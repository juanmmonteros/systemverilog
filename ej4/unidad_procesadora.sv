==> flow/design.v <==
module alu_flags #(parameter N=4)(input logic [N-1:0] A,B,  
	input logic[2:0]H,  
	input logic Cin,  
	output logic[N-1:0] F,  
	output logic [3:0]ALUflags);  
	wire cout,neg,zero,overflow,cout_t,over_t; 
	wire [N-1:0] Y,sum;
	assign Y = H[1] ? (H[0] ? 
										{N {1'b1}}
                                       : ~B )
														: (H[0] ? B 
																		: {N {1'b0}} );
	  full_adder sumador(A,Y,Cin,cout_t,over_t,sum);
	always_comb
			case(H)
			4: F=A&B;
			5: F=A|B;
			6: F=A^B;
			7: F=~A;
			default: F=sum;
		endcase
	assign neg = F[N-1];
   assign zero = (F == {N {1'b0}});
   assign cout = ~H[2] & cout_t;
	assign overflow = ~H[2] & over_t;
   assign ALUflags = {overflow, neg, zero,cout };
endmodule
module full_adder #(parameter N=4)(input logic [N-1:0] A,B,
	input logic Cin,
	output logic Cout,overflow,
	output logic[N-1:0] F);
	wire Cn; 
	assign {Cout,F} = A + B + Cin;
	assign Cn = (~A[N-1]&~B[N-1]&F[N-1])|(~A[N-1]&B[N-1]&~F[N-1])|(A[N-1]&B[N-1]&F[N-1])|(A[N-1]&~B[N-1]&~F[N-1]); 
	assign overflow = Cn ^ Cout;
endmodule
module reg_controller #(parameter N = 2, M = 4)
                 (input logic clk,
                  input logic we3,
                  input logic [N-1:0] a1, a2, a3,
                  output logic [M-1:0] d1, d2,
                  input logic [M-1:0] d3);
  logic [M-1:0] mem[2**N-1:0];
  always_ff @(posedge clk)
    if (we3) mem[a3] <= d3;
  assign d1 = mem[a1];
  assign d2 = mem[a2];
endmodule
module shiffter #(parameter N=4)( 
 input logic signed [N-1:0] F,  
 input logic [1:0] H,  
 output logic signed [N-1:0] S  
 ); 
 always_comb  
	case(H)
	 3'b01: S=F<<1;  
	 3'b10: S=F>>1;  
	 3'b11: S=N[1'b0];  
	 default: S=F;  
   endcase
endmodule
module unidad_procesadora #(parameter N=4)
								(input logic clk, 
								input logic [15:0] ctrl_word,
								 input logic [N-1:0] DATA_IN,Constant_IN,
								output logic [3:0] stateBits,
								output logic [N-1:0] DATA_out,Address_out);
			logic we, MB_sel, MF_sel, MD_sel;
			logic [1:0] A,B,D,H;
			logic [3:0] G;
			assign A= ctrl_word[15:14];	 
			assign B= ctrl_word[13:12]; 	 
			assign D= ctrl_word[11:10]; 	 
			assign we=ctrl_word[9];     	 
			assign MB_sel=ctrl_word[8]; 	 
			assign G=ctrl_word[7:4];    	 
			assign H=ctrl_word[3:2];    	 
			assign MF_sel=ctrl_word[1]; 	 
			assign MD_sel=ctrl_word[0]; 	 
			logic [N-1:0] Ra,Rb,ALU_out,SHIFTTER_out,Y,F1,F2;
			logic [3:0] flags;
			assign Y=MB_sel ? Rb : Constant_IN;
			reg_controller REG_FILE(clk,we,A,B,D,Ra,Rb,F2);  
			alu_flags alu(Ra,Y,G[3:1],G[0],ALU_out,flags);  
			shiffter SHIFTER_unit(Y,H,SHIFTTER_out);  
			assign Address_out = Ra;
			assign DATA_out= Y;
			assign F1 = MF_sel ? SHIFTTER_out : ALU_out;
			assign F2 =  MD_sel ? DATA_IN :F1;
			always_ff@(posedge clk)
			stateBits <= flags;
endmodule
# Reports on unidad_procesadora
# The steps from the RTL of unidad_procesadora to its reports follow in flow order.
# Line numbers count from 1 in the design file above.
# Operators carry their Yosys type and port widths (W data, S select, Z words).
# Library cell names are shortened.
# The mark n/a stands for no value.
# design
design	unidad_procesadora
clock	clk
lib	sky130hd
pvt_corner	tt_025C_1v80

# After elaboration
# Yosys after proc, flatten, opt, wreduce and memory -nomap, before mapping. Enables and synchronous resets that opt folds into registers are not counted as muxes. Memory bits, and registers merged into a memory's read port (data or address), are not among the register bits. Print and check cells are not counted. Equal cells are merged and count once.
# Memory sizes are those after Yosys's memory passes, which may raise the word count (mostly to a power of two), join words into wider ones and drop unused or constant bits.
# bits
ff_bits	4
ramBits	16
memories	1
wordCells	46
# classes
add_sub_neg	2
equal	7
muxes	11
n_logic	23
n_reduce_logical	1
# memory_table
memory	words	word_bits	read_ports	write_ports	line	source
REG_FILE.mem	4	4	2	1	43	logic [M-1:0] mem[2**N-1:0];
# ops
operator	count
$mux W4	7
$pmux W4 S4	1
$eq A3 B3 Y1 const B	4
$pmux W4 S3	1
$and A1 B1 Y1	10
$not A4 Y4	2
$add A4 B4 Y5	1
$add A5 B1 Y5	1
$not A1 Y1	4
$eq A2 B2 Y1 const B	2
$and A4 B4 Y4	1
$or A4 B4 Y4	1
$xor A4 B4 Y4	1
$logic_not A4 Y1	1
$or A1 B1 Y1	3
$eq A2 B1 Y1 const B	1
$mux W2	1
$xor A1 B1 Y1	1
$mux W1	1

# Depth
# Yosys ltp: most cells in a row. Word level: on the elaborated netlist, between registers, memories and ports. Mapped: between sequential cells and ports; inverters and the memories' decode and read muxes count.
# depth
ltp_word	13
ABC_AREA	0
mapped_depth	14
depth_no_buf	13

# After synthesis
# Yosys stat after the flow's synthesis: flattened, memories mapped to cells. It holds for the ABC_AREA given above (unset counts as 0); a run with the other value may have another netlist.
# Totals and module areas in this step are rounded.
# synth_totals
cell_count	166
synth_area_um2	1728
ff_cells	20
buf_cells	7
# by_type
cell	count	type_area_um2
edfxtp_1	16	480.461
ha_1	14	175.168
mux2i_1	11	110.106
mux2_4	6	90.086
dfxtp_1	4	80.077
mux2_2	6	67.565
inv_1	17	63.811
nand2_1	11	41.29
fa_1	2	40.038
nor2_1	10	37.536
o21ai_0	7	35.034
o32ai_4	1	27.526
o221ai_1	3	26.275
o2bb2ai_1	3	26.275
nand2b_1	4	25.024
o22ai_1	4	25.024
o22ai_2	2	25.024
buf_6	2	22.522
# Not listed: further types 29, cells in them 43.
# By module: a second synthesis without flattening, with its own total; a netlist apart from the flattened one above.
# unflattened
hier_cells	155
area_unflattened_um2	1754
# Rows give one instance, submodules left out.
# modules
mod	n_inst	cells	area_um2	mod_seq_area_um2
reg_controller	1	28	721.9	480.5
alu_flags	1	56	434.2	0.0
full_adder	1	39	306.5	0.0
unidad_procesadora	1	21	211.5	80.1
shiffter	1	11	80.1	0.0

# Worst setup path after synthesis
# Path of least setup slack by OpenSTA after synthesis, without wires, with an ideal clock, recovery checks aside; 20% of the period is set as input and as output delay. Where synthesis merged equal registers, the netlist keeps one of their names.
# synth_timing
path_type	input to register
startpoint	input ctrl_word[12]
endpoint	memory REG_FILE.mem[0][3]
clock_period_ns	3.56
input_delay_ns	0.712
t_arrival_ns	3.013
t_required_ns	3.288
slack_ns	0.275
delay_ns	2.573
stages	12
n_path_buf	1
period_less_setup_slack_ns	3.285
# "delay_ns" is the arrival time less input delay plus setup time.
# "stages": output pins that drive a net of the path, with the launching flip-flop's if there is one; two outputs of one cell count as two.
# "period_less_setup_slack_ns" is the clock period less the worst setup slack; recovery checks do not enter. This is arithmetic on one report: input and output delays are still those of the set period (20% each).
# The rows between start and end are the longest chain of elaborated cells between them; the timing report does not say that the signal goes this way. Where chains are equally long, one stands for them.
# A line is the first line of the expression or statement that the cell stems from. Yosys adds cells for indexed reads and writes and turns some case tables into memories.
# The chain passes a memory read, where the word-level depth is cut; so it can be longer than that depth.
# synth_via
path_cell_list	buf_6 > mux2i_1 > o221ai_1 > inv_1 > nand2_1 > nand2_1 > fa_1 > a21o_1 > a21oi_1 > xnor2_1 > o32ai_4 > a221o_1
elab_chain_len	11
# synth_rtl
item	line	source
start, declared	64	input logic [15:0] ctrl_word,
$mem_v2 Z4 W4	43	logic [M-1:0] mem[2**N-1:0];
$mux W4	82	assign Y=MB_sel ? Rb : Constant_IN;
$not A4 Y4	10	: ~B )
$mux W4 (2 in a row)	8	assign Y = H[1] ? (H[0] ?
$add A4 B4 Y5	33	assign {Cout,F} = A + B + Cin;
$add A5 B1 Y5	33
$pmux W4 S4	15	case(H)
$mux W4	88	assign F1 = MF_sel ? SHIFTTER_out : ALU_out;
$mux W4	89	assign F2 = MD_sel ? DATA_IN :F1;
$mux W4	45	if (we3) mem[a3] <= d3;
end, declared	43
# Some nets on the timed path still bear RTL names; the line given drives or declares the net.
# synth_nets
net	line
DATA_out[0]	82
alu.neg	15

# Path in the finished layout
# From the final timing report of stored run 1: the path of least setup slack in the routed layout; clock arrival at registers is part of the times.
# layout_timing
path_type	input to register
startpoint	input ctrl_word[12]
endpoint	memory REG_FILE.mem[3][2]
clock_period_ns	2.73
input_delay_ns	0.55
t_arrival_ns	2.87
t_required_ns	2.86
slack_ns	-0.01
stages	11
n_path_buf	3
# The rows between start and end are the longest chain of elaborated cells between them; the timing report does not say that the signal goes this way. Where chains are equally long, one stands for them.
# The chain passes a memory read, where the word-level depth is cut; so it can be longer than that depth.
# layout_via
path_cell_list	buf_12 > mux2_4 > o22ai_4 > nor2_4 > mux2_4 > ha_4 > buf_6 > xor2_1 > o21a_1 > a222oi_1 > buf_4
elab_chain_len	11
# layout_rtl
item	line	source
start, declared	64	input logic [15:0] ctrl_word,
$mem_v2 Z4 W4	43	logic [M-1:0] mem[2**N-1:0];
$mux W4	82	assign Y=MB_sel ? Rb : Constant_IN;
$not A4 Y4	10	: ~B )
$mux W4 (2 in a row)	8	assign Y = H[1] ? (H[0] ?
$add A4 B4 Y5	33	assign {Cout,F} = A + B + Cin;
$add A5 B1 Y5	33
$pmux W4 S4	15	case(H)
$mux W4	88	assign F1 = MF_sel ? SHIFTTER_out : ALU_out;
$mux W4	89	assign F2 = MD_sel ? DATA_IN :F1;
$mux W4	45	if (we3) mem[a3] <= d3;
end, declared	43
# Some nets on the timed path still bear RTL names; the line given drives or declares the net.
# layout_nets
net	line
F2[2]	89

# Top module unidad_procesadora; platform sky130hd; tools Yosys and OpenROAD; 2 stored runs in no particular order. Input and output delays are each 20% of the period that was set; the output load is 0.01 pF.
# "period_reached_ns" means the clock period less the worst setup slack. The figure is calculated, with input and output delays left at 20% of the set period.
# By "timing.worst_path_ns" is meant the share of the clock period that the worst setup path is allowed (20% is reserved at inputs, 20% at outputs), minus its slack. Clock arrival times at its registers enter into it.
# "total_power_uw" rests on the timing tool's default activity at the inputs, not on a simulated workload.
# The measured numbers are rounded.
# Settings: n/a = not set for that run.
run	period_ns	CORE_UTILIZATION	PLACE_DENSITY	HOLD_SLACK_MARGIN	CORE_ASPECT_RATIO	CORE_MARGIN	CELL_PAD_IN_SITES_DETAIL_PLACEMENT	GPL_ROUTABILITY_DRIVEN	CTS_CLUSTER_SIZE	CTS_CLUSTER_DIAMETER	CAP_MARGIN	SLEW_MARGIN	period_reached_ns	fin_util_frac	total_power_uw	design_die_area_um2	yosys_chip_area_um2	total_negative_slack_ns	timing.hold.ws_ns	stdcell_area_um2	timing.worst_path_ns	worst_path_kind	fin_ws_ns
stored run 1	2.73	42	0.69	0.01	1.17	4	0	1	70	261	0	20	2.745	0.709	1089	5208	1728	-0.059	1.094	2725	2.20	input to register	-0.015
stored run 2	3.66	40	n/a	n/a	n/a	2	n/a	n/a	n/a	n/a	20	20	3.536	0.584	726.9	4862	1728	0.000	1.008	2387	2.80	input to register	0.124
